==> flow/design.v <==
module FIFO
#(
  parameter DEPTH=8,
  parameter DATA_WIDTH=8
)
(
  input  clk,
  input  rst_n,
  input  rden,
  input  wren,
  input  [DATA_WIDTH-1:0] i_data,
  output logic [DATA_WIDTH-1:0] o_data,
  output full,
  output empty
);
  logic [$clog2(DEPTH):0] wr_ptr, rd_ptr;
  logic [DATA_WIDTH-1:0] fifo[DEPTH];
  always@(posedge clk) begin
    if(!rst_n) begin
      wr_ptr <= 0;
    end
    else if(wren & !full)begin
      fifo[wr_ptr] <= i_data;
      wr_ptr <= wr_ptr + 1;
    end
  end
  always@(posedge clk) begin
    if(!rst_n) begin
		rd_ptr <= 0;
      o_data <= 0;
    end
    else if(rden & !empty) begin
      o_data <= fifo[rd_ptr];
      rd_ptr <= rd_ptr + 1;
    end
  end
  assign full = ((wr_ptr - rd_ptr) == DEPTH);
  assign empty = (wr_ptr == rd_ptr);
endmodule
## Reports on FIFO

What the tools print for FIFO, step after step.
Lines are those of the file above, counted from 1.
Operators: Yosys type, input widths -> output width; for muxes data width and select width s.
Cell names lack the library's common part.
The mark -- stands for no value.

| set-up | value |
|---|---|
| top | FIFO |
| clock | clk |
| library | sky130hd |
| corner | tt_025C_1v80 |

## Elaborated design

Counts by Yosys on the flattened word-level netlist (proc, flatten, opt, wreduce; memories kept). Register bits leave out memories and registers merged into their read ports (data or address); mux counts leave out enables and synchronous resets folded into registers. Print and check cells are left out. Cells with the same type and inputs are merged into one.
Memory sizes are those after Yosys's memory passes, which may raise the word count (mostly to a power of two), join words into wider ones and drop unused or constant bits.

| operators by class | value |
|---|---|
| add/subtract/negate cells | 3 |
| equal/unequal tests | 2 |
| muxes and demuxes | 6 |
| bitwise operators | 2 |
| reductions and logical operators | 3 |

Operators by type and width:

| cell | count |
|---|---|
| $eq 32x4->1 const B | 1 |
| $mux 8 | 2 |
| $add 4x1->4 const B | 2 |
| $mux 3 | 2 |
| $sub 4x4->5 | 1 |
| $eq 4x4->1 | 1 |
| $logic_not 1->1 | 3 |
| $and 1x1->1 | 2 |
| $mux 1 | 2 |

| storage and ports | value |
|---|---|
| flip-flop bits (word level) | 8 |
| memory bits (writable) | 64 |
| word width x clocked read ports | 8 |
| memories kept | 1 |
| bits of input ports | 12 |
| output and inout bits | 10 |

Memories:

| name | depth | bits a word | rd ports | write ports | RTL line | text |
|---|---|---|---|---|---|---|
| fifo | 8 | 8 | 1 | 1 | 17 | `logic [DATA_WIDTH-1:0] fifo[DEPTH];` |

## Depth

Yosys ltp: most cells in a row. Word level: on the elaborated netlist, between registers, memories and ports. Mapped: between sequential cells and ports; inverters and the memories' decode and read muxes count.

| logic depth | value |
|---|---|
| word-level depth | 6 |
| ABC_AREA | 1 |
| mapped depth | 13 |
| mapped depth without buffers | 11 |

## Netlist

Source: synth_stat.txt of the flow (Yosys; design flattened, memories mapped). It holds for the ABC_AREA given above (unset counts as 0); a run with the other value may have another netlist.

Cells by type:

| type | count | area in all (sq um) |
|---|---|---|
| edfxtp_1 | 64 | 1.92E+03 |
| nand2_1 | 100 | 375.36 |
| dfxtp_1 | 16 | 320.307 |
| nand3_1 | 58 | 290.278 |
| inv_1 | 60 | 225.216 |
| a21oi_1 | 16 | 80.077 |
| ha_1 | 6 | 75.072 |
| nor2_1 | 19 | 71.318 |
| buf_6 | 6 | 67.565 |
| nand2_2 | 6 | 37.536 |
| buf_4 | 4 | 30.029 |
| buf_2 | 3 | 15.014 |
| buf_8 | 1 | 15.014 |
| o21ai_0 | 3 | 15.014 |
| inv_8 | 1 | 11.261 |
| nand3_2 | 1 | 10.01 |
| o21ai_2 | 1 | 8.758 |
| xor2_1 | 1 | 8.758 |

Not listed: further types 3, cells in them 5.

| mapped netlist | value |
|---|---|
| mapped cells | 371 |
| mapped area | 3601.0 sq um |
| sequential area | 2242.2 sq um |
| mapped flip-flops | 80 |
| buffer cells | 16 |

## Path before layout

Path of least setup slack by OpenSTA after synthesis, without wires, with an ideal clock, recovery checks aside; 20% of the period is set as input and as output delay. Where synthesis merged equal registers, the netlist keeps one of their names.

| timing post-synthesis | value |
|---|---|
| path type | register -> output |
| from | register rd_ptr[1] |
| to | output port full |
| period | 4230 ps |
| output delay | 846 ps |
| time at the first pin | 0 ps |
| arrival | 1505 ps |
| data required time | 3384 ps |
| setup slack | 1879 ps |
| path delay | 1505 ps |
| stages on the path | 12 |
| synthesis period reached | 2351 ps |

"path delay" = arrival - input delay + setup time.
At an output port there is no setup time.
"stages on the path": output pins that drive a net of the path, with the launching flip-flop's if there is one; two outputs of one cell count as two.
"synthesis period reached" = period - worst setup slack (recovery checks aside). The figure is calculated, with input and output delays left at 20% of the set period.
The rows between start and end are the longest chain of elaborated cells between them; the timing report does not say that the signal goes this way. Where chains are equally long, one stands for them.
A line is the first line of the expression or statement that the cell stems from. Yosys adds cells for indexed reads and writes and turns some case tables into memories.

| on the way, post-synthesis | value |
|---|---|
| cell sequence | dfxtp_1 > buf_2 > inv_2 > buf_6 > ha_1 > nand2_1 > nand2_1 > inv_1 > nand2_1 > nand3_1 > buf_4 > inv_1 |
| length of the longest elaborated chain | 2 |

Ends and longest elaborated chain, post-synthesis:

| item | RTL line | text |
|---|---|---|
| start, declared | 16 | `logic [$clog2(DEPTH):0] wr_ptr, rd_ptr;` |
| start, assigned | 29 | `rd_ptr <= 0;` |
| start, assigned | 34 | `rd_ptr <= rd_ptr + 1;` |
| $sub 4x4->5 | 37 | `assign full = ((wr_ptr - rd_ptr) == DEPTH);` |
| $eq 32x4->1 | 37 |  |
| end, declared | 13 | `output full,` |

## Timing after layout

From the final timing report of run A: the path of least setup slack in the routed layout; clock arrival at registers is part of the times.
The path's times are printed in steps of 10 ps; the period is the one set.

| timing after layout | value |
|---|---|
| path type | register -> output |
| from | register rd_ptr[2] |
| to | output port full |
| period | 2840 ps |
| output delay | 570 ps |
| time at the first pin | 330 ps |
| arrival | 2060 ps |
| data required time | 2270 ps |
| setup slack | 210 ps |
| stages on the path | 9 |

The rows between start and end are the longest chain of elaborated cells between them; the timing report does not say that the signal goes this way. Where chains are equally long, one stands for them.

| on the way, after layout | value |
|---|---|
| cell sequence | dfxtp_1 > inv_2 > ha_1 > nor2_1 > nor2_1 > nor2_1 > nand3_1 > inv_1 > clkdlybuf4s50_1 |
| length of the longest elaborated chain | 2 |

Ends and longest elaborated chain, after layout:

| item | RTL line | text |
|---|---|---|
| start, declared | 16 | `logic [$clog2(DEPTH):0] wr_ptr, rd_ptr;` |
| start, assigned | 29 | `rd_ptr <= 0;` |
| start, assigned | 34 | `rd_ptr <= rd_ptr + 1;` |
| $sub 4x4->5 | 37 | `assign full = ((wr_ptr - rd_ptr) == DEPTH);` |
| $eq 32x4->1 | 37 |  |
| end, declared | 13 | `output full,` |

Appendix: measured runs

Top module FIFO; platform sky130hd; tools Yosys and OpenROAD; 2 stored runs in no particular order. Input and output delays are each 20% of the period that was set; the output load is 0.01 pF.
By "worst setup path time" is meant the share of the clock period that the worst setup path is allowed (20% is reserved at inputs, 20% at outputs), minus its slack. Clock arrival times at its registers enter into it.
"worst setup path time" is given in steps of 10 ps.
Among the settings, -- means not set for that run.

| setting or result | run A | run B |
|---|---|---|
| period_ns | 2.84 | 4.65 |
| CORE_UTILIZATION | 39 | 17 |
| PLACE_DENSITY_LB_ADDON | 0.29 | 0.3 |
| CORE_ASPECT_RATIO | 1.72 | 0.84 |
| TNS_END_PERCENT | 35 | 45 |
| ABC_AREA | 1 | 0 |
| CAP_MARGIN | 20 | 5 |
| CORE_MARGIN | 2 | 10 |
| SLEW_MARGIN | 20 | 20 |
| CELL_PAD_IN_SITES_DETAIL_PLACEMENT | -- | 1 |
| MAX_ROUTING_LAYER | -- | met5 |
| worst setup slack after layout (ps) | 213 | 543 |
| netlist area reported by Yosys (sq um) | 3601.0 | 3199.3 |
| lowest hold slack (ps) | 473 | 500 |
| die size (sq um) | 10046.0 | 24727.5 |
| utilization (%) | 46.8 | 22.2 |
| worst setup path time (ps) | 2060 | 3180 |
| worst setup path kind | register -> output | register -> output |
